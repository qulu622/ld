==> flow/design.v <==
`timescale 1ns/1ns
module Add_Sub_10227115(a, b, sel, s, cout,clk);
    input [7:0] a,b;
    input sel,clk;
	wire [6:0] c;
    wire [7:0] b_tmp;
	wire cout_new;	
	wire [7:0] s_new;
	output reg cout;
    output reg[7:0] s;
    assign b_tmp[0] = b[0]^sel;
    assign b_tmp[1] = b[1]^sel;
    assign b_tmp[2] = b[2]^sel;
    assign b_tmp[3] = b[3]^sel;
	assign b_tmp[4] = b[4]^sel;
	assign b_tmp[5] = b[5]^sel;
	assign b_tmp[6] = b[6]^sel;
	assign b_tmp[7] = b[7]^sel;
    FA fa0(a[0], b_tmp[0], sel, c[0], s_new[0]);
    FA fa1(a[1], b_tmp[1], c[0], c[1], s_new[1]);
    FA fa2(a[2], b_tmp[2], c[1], c[2], s_new[2]);
	FA fa3(a[3], b_tmp[3], c[2], c[3], s_new[3]);
	FA fa4(a[4], b_tmp[4], c[3], c[4], s_new[4]);
	FA fa5(a[5], b_tmp[5], c[4], c[5], s_new[5]);
	FA fa6(a[6], b_tmp[6], c[5], c[6], s_new[6]);
    FA fa7(a[7], b_tmp[7], c[6], cout_new, s_new[7]);
	always @(posedge clk)
	begin
		s <= s_new;
		cout <= cout_new;
	end	
endmodule
module DownCounter(B,clk,rst);
output reg[7:0] B;
input clk,rst;
always @ (posedge clk or negedge rst)
begin
  if ( !rst )
    B <= 8'd255;
  else
    begin
	if ( B > 8'd0 )
	  B <= B - 8'd1;
	else
	  B <= B;
	end
end
endmodule
`timescale 1ns/1ns
module FA(a, b, c, cout, sum);
    input a, b, c;
    output cout, sum;
    wire tmp;
    assign tmp = a^b;
    assign sum = tmp^c;
    assign cout = (tmp&c)|(a&b);
endmodule
module UpCounter(A,clk,rst);
output reg[7:0] A;
input clk,rst;
always @ (posedge clk or negedge rst)
begin
  if ( !rst )
    A <= 8'd0;
  else
    begin
	if ( A < 8'd255)
	  A <= A + 8'd1;
	else
	  A <= A;
	end
end
endmodule
module mid_10227115(clk,rst,cout,s);
  input clk,rst;
  wire [7:0] A,B;
  wire [7:0] tmpA,tmpB;
  wire sel;
  output cout;
  output [7:0] s;
  UpCounter up(A,clk,rst);
  DownCounter down(B,clk,rst);
  Add_Sub_10227115 ad(A,B,sel,s,cout,clk);
  assign sel = A[7];
endmodule
=== From RTL to reports: mid_10227115 ===
What the tools print for mid_10227115, step after step.
Lines are those of the file above, counted from 1.
Operators carry their Yosys type and port widths (W data, S select, Z words).
Library cell names are shortened.
Not given: -

* Top module: mid_10227115
* Clock: clk
* Standard-cell library: sky130hd
* Timing corner: tt_025C_1v80

=== Elaborated design ===
Counts by Yosys on the flattened word-level netlist (proc, flatten, opt, wreduce; memories kept). Register bits leave out memories and registers merged into their read ports (data or address); mux counts leave out enables and synchronous resets folded into registers. Print and check cells are left out. Cells with the same type and inputs are merged into one.

* Bits in registers: 25
* Output and inout port bits: 9

* $add $sub $neg: 2
* Magnitude comparators: 2
* Bitwise operators: 48

{| class="wikitable"
|+ Operators by type and width
! operator !! number
|-
| $xor A1 B1 Y1 || 24
|-
| $and A1 B1 Y1 || 16
|-
| $or A1 B1 Y1 || 8
|-
| $add A8 B1 Y8 const B || 1
|-
| $sub A8 B1 Y8 const B || 1
|-
| $gt A8 B1 Y1 const B || 1
|-
| $lt A8 B8 Y1 const B || 1
|}

=== Longest topological paths ===
Yosys ltp: most cells in a row. Word level: on the elaborated netlist, between registers, memories and ports. Mapped: between sequential cells and ports; inverters and the memories' decode and read muxes count.

* Depth after elaboration: 18
* ABC_AREA: 0
* Mapped depth: 10
* Gate-level depth less buffers: 9

=== After synthesis ===
Yosys stat after the flow's synthesis: flattened, memories mapped to cells. It holds for the ABC_AREA given above (unset counts as 0); a run with the other value may have another netlist.
Totals and module areas in this step are rounded.

* Mapped cells: 111
* Synthesis area: 1220 µm²
* Sequential part of the area: 591 µm²
* Flip-flop cells: 25
* Buffers: 4

{| class="wikitable"
|+ Cells by type
! cell type !! number
|-
| dfstp_2 || 8
|-
| dfrtp_1 || 8
|-
| dfxtp_1 || 9
|-
| fa_1 || 6
|-
| xnor2_1 || 9
|-
| mux2_2 || 5
|-
| inv_1 || 14
|-
| ha_1 || 3
|-
| a21oi_1 || 7
|-
| nor2_1 || 7
|-
| xor2_1 || 3
|-
| nand2_1 || 6
|-
| mux2i_1 || 2
|-
| nand3_1 || 3
|-
| nor3b_1 || 2
|-
| and2_1 || 2
|-
| nor4_1 || 2
|-
| buf_6 || 1
|}

Not listed: further types 11, cells in them 14.
By module: a second synthesis without flattening, with its own total; a netlist apart from the flattened one above.

* Cell total of the unflattened synthesis: 101
* Area (unflattened synthesis): 1260 µm²

Rows give one instance, submodules left out.

{| class="wikitable"
|+ By module
! module !! times used !! cells !! area (µm²) !! sequential area (µm²)
|-
| DownCounter || 1 || 38 || 427 || 210
|-
| UpCounter || 1 || 37 || 410 || 200
|-
| Add_Sub_10227115 || 1 || 18 || 262 || 180
|-
| FA || 8 || 1 || 20.0 || 0.0
|-
| mid_10227115 || 1 || 0 || 0.0 || 0.0
|}

=== Timing after synthesis ===
OpenSTA on the mapped netlist: ideal clock, no wires. The path of least setup slack (recovery checks aside). Input and output delay are each 20% of the period. Register names are those of the netlist, which keeps one name where synthesis merged equal registers.

* Path type: register to register
* From: reg up.A[7]
* To: reg ad.s[6]
* Clock period: 3680 ps
* Library setup time: 131 ps
* Time at the first pin: 0 ps
* Arrival: 3205 ps
* Setup slack: 343 ps
* Delay of the path: 3336 ps
* Stages on the path: 10
* Buffers on the path: 1
* Synthesis period reached: 3337 ps

"delay of the path" is the arrival time less input delay plus setup time.
"stages on the path" counts driving pins, that of a launching flip-flop among them; a cell with two outputs on the path counts twice.
"synthesis period reached" = period - worst setup slack (recovery checks aside). The figure is calculated, with input and output delays left at 20% of the set period.
Between the ends stands the longest chain of elaborated cells between them, by number of cells; it is not shown to be the way that was timed. Of several equally long chains one is given.
A line is the first line of the expression or statement that the cell stems from. Yosys adds cells for indexed reads and writes and turns some case tables into memories.
At most two assigning lines are given for a register; there are more.

* Path through: dfrtp_1 > clkbuf_1 > xnor2_1 > fa_1 > fa_1 > fa_1 > fa_1 > fa_1 > inv_1 > fa_1
* Length of the longest elaborated chain: 15
* Elaborated cells between the ends (all ways): 33

{| class="wikitable"
|+ RTL lines, path post-synthesis
! element !! RTL line !! text
|-
| start, declared || 59 || <nowiki>output reg[7:0] A;</nowiki>
|-
| start, assigned || 64 || <nowiki>A <= 8'd0;</nowiki>
|-
| start, assigned || 68 || <nowiki>A <= A + 8'd1;</nowiki>
|-
| $xor A1 B1 Y1 || 11 || <nowiki>assign b_tmp[0] = b[0]^sel;</nowiki>
|-
| $xor A1 B1 Y1 || 54 || <nowiki>assign tmp = a^b;</nowiki>
|-
| $and A1 B1 Y1 || 56 || <nowiki>assign cout = (tmp&c)|(a&b);</nowiki>
|-
| $or A1 B1 Y1 || 56 ||
|-
| $and A1 B1 Y1 || 56 ||
|-
| $or A1 B1 Y1 || 56 ||
|-
| $and A1 B1 Y1 || 56 ||
|-
| $or A1 B1 Y1 || 56 ||
|-
| $and A1 B1 Y1 || 56 ||
|-
| $or A1 B1 Y1 || 56 ||
|-
| $and A1 B1 Y1 || 56 ||
|-
| $or A1 B1 Y1 || 56 ||
|-
| $and A1 B1 Y1 || 56 ||
|-
| $or A1 B1 Y1 || 56 ||
|-
| $xor A1 B1 Y1 || 55 || <nowiki>assign sum = tmp^c;</nowiki>
|-
| end, assigned || 29 || <nowiki>s <= s_new;</nowiki>
|-
| end, declared || 10 || <nowiki>output reg[7:0] s;</nowiki>
|}

=== Timing after layout ===
From the final timing report of record 1: the path of least setup slack in the routed layout; clock arrival at registers is part of the times.
The path's times are printed in steps of 10 ps; the period is the one set.

* Path type: register to register
* From: reg down.B[1]
* To: reg ad.s[6]
* Clock period: 1970 ps
* Library setup time: 110 ps
* Time at the first pin: 260 ps
* Arrival: 3150 ps
* Setup slack: -1020 ps
* Stages on the path: 9
* Buffers on the path: 0

Between the ends stands the longest chain of elaborated cells between them, by number of cells; it is not shown to be the way that was timed. Of several equally long chains one is given.
At most two assigning lines are given for a register; there are more.

* Path through: dfstp_2 > xnor2_2 > fa_2 > fa_2 > fa_2 > fa_2 > fa_2 > inv_2 > fa_2
* Length of the longest elaborated chain: 13
* Elaborated cells between the ends (all ways): 14

{| class="wikitable"
|+ RTL lines, path post-layout
! element !! RTL line !! text
|-
| start, declared || 34 || <nowiki>output reg[7:0] B;</nowiki>
|-
| start, assigned || 39 || <nowiki>B <= 8'd255;</nowiki>
|-
| start, assigned || 43 || <nowiki>B <= B - 8'd1;</nowiki>
|-
| $xor A1 B1 Y1 || 12 || <nowiki>assign b_tmp[1] = b[1]^sel;</nowiki>
|-
| $xor A1 B1 Y1 || 54 || <nowiki>assign tmp = a^b;</nowiki>
|-
| $and A1 B1 Y1 || 56 || <nowiki>assign cout = (tmp&c)|(a&b);</nowiki>
|-
| $or A1 B1 Y1 || 56 ||
|-
| $and A1 B1 Y1 || 56 ||
|-
| $or A1 B1 Y1 || 56 ||
|-
| $and A1 B1 Y1 || 56 ||
|-
| $or A1 B1 Y1 || 56 ||
|-
| $and A1 B1 Y1 || 56 ||
|-
| $or A1 B1 Y1 || 56 ||
|-
| $and A1 B1 Y1 || 56 ||
|-
| $or A1 B1 Y1 || 56 ||
|-
| $xor A1 B1 Y1 || 55 || <nowiki>assign sum = tmp^c;</nowiki>
|-
| end, assigned || 29 || <nowiki>s <= s_new;</nowiki>
|-
| end, declared || 10 || <nowiki>output reg[7:0] s;</nowiki>
|}

Lab notebook: mid_10227115

Record of 2 stored runs of the RTL-to-layout flow on mid_10227115, platform sky130hd. The runs are unordered. Constraints: input delay and output delay 20% of the set period each, output load 0.01 pF.
"reached clock period" = clock period - worst setup slack. The figure is calculated, with input and output delays left at 20% of the set period.
"time used up by the worst setup path": the worst setup path's part of the clock period (all of it between registers, 20% less for each end at a port) less its slack. A launch clock that arrives late makes it longer, a capture clock that arrives late makes it shorter.
"total design power" is the tool's figure for a default switching activity; nothing was simulated.
"time used up by the worst setup path" is given in steps of 10 ps.
Measured values are rounded.

=== Record 1 ===
{| class="wikitable"
! Setting !! Value
|-
| period_ns || 1.97
|-
| CORE_UTILIZATION || 27
|-
| SETUP_SLACK_MARGIN || -0.02
|-
| PLACE_DENSITY_LB_ADDON || 0.25
|-
| CORE_MARGIN || 5
|-
| MAX_ROUTING_LAYER || met5
|-
| CAP_MARGIN || 20
|-
| SLEW_MARGIN || 20
|-
! Result !! Value
|-
| Die outline area || 5960 µm²
|-
| Standard-cell area after layout || 1530 µm²
|-
| Time used up by the worst setup path || 2990 ps
|-
| Worst setup path type || register to register
|-
| Worst setup slack after layout || -1020 ps
|-
| Total design power || 827 µW
|-
| Reached clock period || 2993 ps
|-
| Total negative slack on setup checks || -4010 ps
|-
| Chip area in the Yosys report || 1220 µm²
|-
| Final design utilization || 0.352
|}

=== Record 2 ===
{| class="wikitable"
! Setting !! Value
|-
| period_ns || 5.6
|-
| CORE_UTILIZATION || 27
|-
| PLACE_DENSITY_LB_ADDON || 0.01
|-
| CELL_PAD_IN_SITES_GLOBAL_PLACEMENT || 2
|-
| GPL_TIMING_DRIVEN || 0
|-
| GPL_ROUTABILITY_DRIVEN || 0
|-
| CAP_MARGIN || 20
|-
| CORE_MARGIN || 2
|-
| SLEW_MARGIN || 20
|-
! Result !! Value
|-
| Die outline area || 5070 µm²
|-
| Standard-cell area after layout || 1430 µm²
|-
| Time used up by the worst setup path || 3550 ps
|-
| Worst setup path type || register to register
|-
| Worst setup slack after layout || 2050 ps
|-
| Total design power || 290 µW
|-
| Reached clock period || 3549 ps
|-
| Total negative slack on setup checks || 0 ps
|-
| Chip area in the Yosys report || 1220 µm²
|-
| Final design utilization || 0.329
|}
